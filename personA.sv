==> flow/design.v <==
module personA ( input         Clk,                 
                             Reset,               
									  is_killed,
                             frame_clk,
									  reset_corpse,
									  complete,
									  attack_out, 
						   input[9:0] death_X, death_Y, ballX, ballY,
					output[9:0]  personA_X, personA_Y,
					output logic police_needed_A, witness_A
              );
    parameter [9:0] personA_X_Center=400;   
    parameter [9:0] personA_Y_Center=250;   
    parameter [9:0] personA_X_Min=100;        
    parameter [9:0] personA_X_Max=400;      
    parameter [9:0] personA_Y_Min=200;        
    parameter [9:0] personA_Y_Max=250;      
    parameter [9:0] personA_X_Step=1;       
    parameter [9:0] personA_Y_Step=1;       
    logic [9:0] personA_X_Pos, personA_X_Motion, personA_Y_Pos, personA_Y_Motion;
    logic [9:0] personA_X_Pos_in, personA_X_Motion_in, personA_Y_Pos_in, personA_Y_Motion_in;
	 assign personA_X = personA_X_Pos;
	 assign personA_Y = personA_Y_Pos;
	 enum logic [2:0] {reset, wander, call_police1, dead, corpse_removed, call_police2} State, Next_state;
	 always_ff @ (posedge Clk)
	 begin: Assign_Next_State
			if(Reset)
				State <= reset;
			else
				State <= Next_state;
	 end
	 always_comb
	 begin
			Next_state = State;
			unique case(State)
			reset: 
				Next_state = wander;
			wander:
				if(is_killed == 1'b1)
					Next_state = dead;
				else if(death_X <= personA_X_Pos + 10'd32 && death_Y <= personA_Y_Pos + 10'd15
			&& death_Y >= personA_Y_Pos - 10'd15 && death_X >= personA_X_Pos - 10'd32)
				begin
					if(ballX <= death_X + 10'd40 && ballY <= death_Y + 10'd40
			&& ballY >= death_Y - 10'd40 && ballX >= death_X - 10'd40)
						Next_state = call_police2;
					else
						Next_state = call_police1;
				end
				else
					Next_state = wander;
			call_police1:
				if(complete == 1'b1)
					Next_state = wander;
				else
					Next_state = call_police1;
			call_police2:
				if(complete == 1'b1)
					Next_state = wander;
				else
					Next_state = call_police2;
			dead:
				if(reset_corpse == 1'b1)
					Next_state = corpse_removed;
				else
					Next_state = dead;
			corpse_removed:
				Next_state = corpse_removed;
			default:;
			endcase
	 end
	 always_comb
	 begin
			police_needed_A = 1'b0;
			witness_A = 1'b0;
			personA_X_Pos_in = personA_X_Pos + personA_X_Motion;
         personA_Y_Pos_in = personA_Y_Pos + personA_Y_Motion;
			personA_X_Motion_in = personA_X_Motion;
		   personA_Y_Motion_in = personA_Y_Motion;
			case(State)
				Reset:
				begin
					personA_X_Motion_in = 1'b0;
					personA_Y_Motion_in = 1'b0;
					personA_X_Pos_in = personA_X_Center;
					personA_Y_Pos_in = personA_Y_Center;
				end
				wander:
				begin
					if(personA_X_Pos == personA_X_Max && personA_Y_Pos < personA_Y_Max)   
					begin
						personA_Y_Motion_in = 1;
						personA_X_Motion_in = 0;
						personA_X_Pos_in = personA_X_Max;
					end
					else if(personA_X_Pos > personA_X_Min && personA_Y_Pos == personA_Y_Max)
					begin
						personA_X_Motion_in = (~(personA_X_Step) + 1'b1);   
						personA_Y_Motion_in = 0;
						personA_Y_Pos_in = personA_Y_Max;
					end
					else if(personA_X_Pos == personA_X_Min && personA_Y_Pos > personA_Y_Min)
					begin
						personA_X_Motion_in = 0;
						personA_Y_Motion_in = (~(personA_Y_Step) + 1'b1);
						personA_X_Pos_in = personA_X_Min;
					end
					else if(personA_Y_Pos == personA_Y_Min && personA_X_Pos < personA_X_Max)
					begin
						personA_X_Motion_in = 1;
						personA_Y_Motion_in = 0;
						personA_Y_Pos_in = personA_Y_Min;
					end
				end
				call_police1:
				begin
					police_needed_A = 1'b1;
					personA_X_Motion_in = 1'b0;
					personA_Y_Motion_in = 1'b0;
				end
				call_police2:
				begin
					police_needed_A = 1'b1;
					witness_A = 1'b1;
					personA_X_Motion_in = 1'b0;
					personA_Y_Motion_in = 1'b0;
				end
				dead:
				begin
					personA_X_Motion_in = 1'b0;
					personA_Y_Motion_in = 1'b0;
				end
				corpse_removed:
				begin
					personA_X_Motion_in = 1'b0;
					personA_Y_Motion_in = 1'b0;
					personA_X_Pos_in = 1'b0;
					personA_Y_Pos_in = 1'b0;
				end
			endcase
		end
    logic frame_clk_delayed;
    logic frame_clk_rising_edge;
    always_ff @ (posedge Clk) begin
        frame_clk_delayed <= frame_clk;
    end
    assign frame_clk_rising_edge = (frame_clk == 1'b1) && (frame_clk_delayed == 1'b0);
    always_ff @ (posedge Clk)
    begin
        if (Reset)
        begin
            personA_X_Pos <= personA_X_Center;
            personA_Y_Pos <= personA_Y_Center;
            personA_X_Motion <= 10'd0;
            personA_Y_Motion <= 10'd0;
        end
        else if (frame_clk_rising_edge)         
        begin
            personA_X_Pos <= personA_X_Pos_in;
            personA_Y_Pos <= personA_Y_Pos_in;
            personA_X_Motion <= personA_X_Motion_in;
            personA_Y_Motion <= personA_Y_Motion_in;
        end
    end
endmodule
# == From RTL to reports: personA ==
# The steps from the RTL of personA to its reports follow in flow order.
# Line numbers count from 1 in the design file above.
# Operators: Yosys type, input widths -> output width; for muxes data width and select width s.
# Library cell names are shortened.
# Not given: -
# setup
top_module,personA
clock_port,Clk
cell_library,sky130hd
pvt_corner,tt_025C_1v80

# == Word-level counts ==
# Source: Yosys, flattened and elaborated, memories not mapped. Widths are those after wreduce. Registers that Yosys merges into a memory's read port (data or address) are not register bits. Print and check cells do not count. Equal cells are merged and count once.
# bits
clocked_rd_ports_x_width,0
out_inout_bits,22
mem_bits_ro,0
ramBits,0
n_memories,0
input_bits,47
latchBits,0
reg_bits,44
# op_classes
mux,34
n_cmp,12
n_mul,0
div_mod_pow,0
addsub,10
bitwise,1
shifts,0
reduce_and_logical,17
equal,11
# op_table
op,n
$mux 10,19
$pmux 10 s2,4
$ge 10x10->1,4
$le 10x10->1,4
$add 10x6->10 const B,3
$sub 10x6->10 const B,3
$add 10x10->10,2
$eq 10x8->1 const B,2
$pmux 3 s6,1
$mux 3,5
$logic_and 1x1->1,11
$add 10x4->10 const B,1
$sub 10x4->10 const B,1
$gt 10x7->1 const B,1
$eq 10x7->1 const B,1
$gt 10x8->1 const B,1
$lt 10x8->1 const B,1
$lt 10x9->1 const B,1
$eq 10x9->1 const B,1
$eq 3x2->1 const B,2
$eq 3x3->1 const B,2
$ne 6x5->1 const B,1
$reduce_bool 6->1,1
$reduce_or 4->1,1
$mux 1,4
$eq 3x1->1,1
$eq 3x1->1 const B,1
$logic_not 3->1,1
# Other operator kinds: 5; their cells: 5.

# == Logic depth ==
# Depth = most cells in a row (Yosys ltp): at word level without a register or memory, in the mapped netlist without a sequential cell, where the memories' decode and read muxes count.
# depth
ltp_word,9
ABC_AREA,1
mapped_depth,22
depth_no_buf,21

# == After synthesis ==
# Yosys stat after the flow's synthesis: flattened, memories mapped to cells. It holds for the ABC_AREA given above (unset counts as 0); a run with the other value may have another netlist.
# The area totals of this step are shown rounded.
# mapped
ff_cells,28
mapped_cells,857
area_mm2,0.0053
n_buf,14
# by_type
cell,n,type_area_um2
ha_1,92,1.15E+03
nand2_1,223,837.053
dfxtp_1,28,560.538
inv_1,131,491.722
xor2_1,43,376.611
nand3_1,74,370.355
nor2_1,69,258.998
a21oi_1,45,225.216
nand4_1,21,131.376
o21ai_0,21,105.101
nor3_1,17,85.082
xnor2_1,9,78.826
nor2_4,6,67.565
a21o_1,7,52.55
nand3b_1,6,45.043
fa_1,2,40.038
inv_2,10,37.536
nand2_4,3,33.782
# Not listed: further types 24, cells in them 50.

# == Timing after synthesis ==
# Path of least setup slack by OpenSTA after synthesis, without wires, with an ideal clock, recovery checks aside; 20% of the period is set as input and as output delay. Where synthesis merged equal registers, the netlist keeps one of their names.
# synth_path
path_type,input-to-reg
startpoint,input port death_Y[3]
endpoint,register State[1]
tclk_ns,3.91
path_delay_ns,1.840
input_delay_ns,0.782
setup_ns,0.135
stages,17
arrival_ns,2.487
slack_ns,1.288
synth_period_reached_ns,2.622
# "path_delay_ns" is the arrival time less input delay plus setup time.
# "stages": output pins that drive a net of the path, with the launching flip-flop's if there is one; two outputs of one cell count as two.
# "synth_period_reached_ns" = period - worst setup slack (recovery checks aside). The figure is calculated, with input and output delays left at 20% of the set period.
# The rows between start and end are the longest chain of elaborated cells between them; the timing report does not say that the signal goes this way. Where chains are equally long, one stands for them.
# A line is the first line of the expression or statement that the cell stems from. Yosys adds cells for indexed reads and writes and turns some case tables into memories.
# synth_via
path_cell_list,inv_1 ha_1 o21ai_0 nor3_1 xnor2_1 ha_1 nand2_1 nor3_1 nand2_1 nand3_1 nand2_1 inv_1 nand3_1 nand2_1 nand2_1 nand2_1 a21oi_1
elab_chain_cells,9
cone_cells,16
cone_lines,6
classes_between,add/sub (2); compare (4); mux (4); reduce/logical (6)
# synth_lines
item,line_no,rtl
start: declaration,8,"input[9:0] death_X, death_Y, ballX, ballY,"
$add 10x6->10,44,if(ballX <= death_X + 10'd40 && ballY <= death_Y + 10'd40
$le 10x10->1,44,
$logic_and 1x1->1 (3 in a row),44,
$mux 3,44,
$mux 3,41,else if(death_X <= personA_X_Pos + 10'd32 && death_Y <= personA_Y_Pos + 10'd15
$mux 3,39,if(is_killed == 1'b1)
$pmux 3 s6,35,unique case(State)
end: assignment,28,State <= reset;
end: assignment,30,State <= Next_state;
end: declaration,24,"enum logic [2:0] {reset, wander, call_police1, dead, corpse_removed, call_police2} State, Next_state;"

# == Timing after layout ==
# From the final timing report of stored run 1: the path of least setup slack in the routed layout; clock arrival at registers is part of the times.
# layout_path
path_type,input-to-reg
startpoint,input port death_Y[3]
endpoint,register State[2]
setup_ns,0.05
stages,17
arrival_ns,4.23
slack_ns,1.23
input_delay_ns,1.05
tclk_ns,5.25
# The rows between start and end are the longest chain of elaborated cells between them; the timing report does not say that the signal goes this way. Where chains are equally long, one stands for them.
# layout_via
path_cell_list,clkdlybuf4s50_1 inv_1 ha_1 o21ai_0 nor3_1 xnor2_1 ha_1 nand2_1 nor3_1 nand2_1 nand3_1 nand3_1 nor2_1 nand3_1 nand3b_1 nand2_1 inv_1
elab_chain_cells,9
cone_cells,16
cone_lines,6
classes_between,add/sub (2); compare (4); mux (4); reduce/logical (6)
# layout_lines
item,line_no,rtl
start: declaration,8,"input[9:0] death_X, death_Y, ballX, ballY,"
$add 10x6->10,44,if(ballX <= death_X + 10'd40 && ballY <= death_Y + 10'd40
$le 10x10->1,44,
$logic_and 1x1->1 (3 in a row),44,
$mux 3,44,
$mux 3,41,else if(death_X <= personA_X_Pos + 10'd32 && death_Y <= personA_Y_Pos + 10'd15
$mux 3,39,if(is_killed == 1'b1)
$pmux 3 s6,35,unique case(State)
end: assignment,28,State <= reset;
end: assignment,30,State <= Next_state;
end: declaration,24,"enum logic [2:0] {reset, wander, call_police1, dead, corpse_removed, call_police2} State, Next_state;"

# Measured results for personA: 2 stored runs of the Yosys and OpenROAD flow on sky130hd. The settings differ; the order carries no meaning. The constraints put input and output delay at 20% of the set period each and load the outputs with 0.01 pF.
# By "period_less_ws_ns" is meant the clock period of the run minus its worst setup slack. This is arithmetic on one report: input and output delays are still those of the set period (20% each).
# "worst_setup_path_time_ns" = time allowed to the worst setup path (clock period - input delay - output delay, where it has them) - its slack; a late launch clock adds to it, a late capture clock takes from it.
# Results are given in rounded form.
# A setting shown as n/a is not set for that run.
# A result given as n/a is not shown for that run.
run,period_ns,CORE_UTILIZATION,SETUP_SLACK_MARGIN,PLACE_DENSITY,CELL_PAD_IN_SITES_DETAIL_PLACEMENT,TNS_END_PERCENT,ABC_AREA,GPL_ROUTABILITY_DRIVEN,CTS_CLUSTER_SIZE,CTS_CLUSTER_DIAMETER,CAP_MARGIN,SLEW_MARGIN,MIN_ROUTING_LAYER,MAX_ROUTING_LAYER,CORE_MARGIN,PLACE_DENSITY_LB_ADDON,CELL_PAD_IN_SITES_GLOBAL_PLACEMENT,final_setup_ws_ns,fin_tns_ns,period_less_ws_ns,ys_area_mm2,worst_setup_path_time_ns,worst_path_kind,stdcell_area_mm2,final_die_area_mm2
stored run 1,5.25,20,0.66,0.8,1,85,1,1,73,115,15,0,met2,met5,2,n/a,n/a,1.2,0.000,4.023,0.0053,2.97,input-to-reg,0.0064,0.028
stored run 2,5.0,47,0.37,n/a,2,n/a,n/a,n/a,89,154,20,40,met1,n/a,2,0.07,0,n/a,n/a,n/a,n/a,n/a,n/a,n/a,n/a
# Stored run 2: unfinished; error DPL-0033 in placement
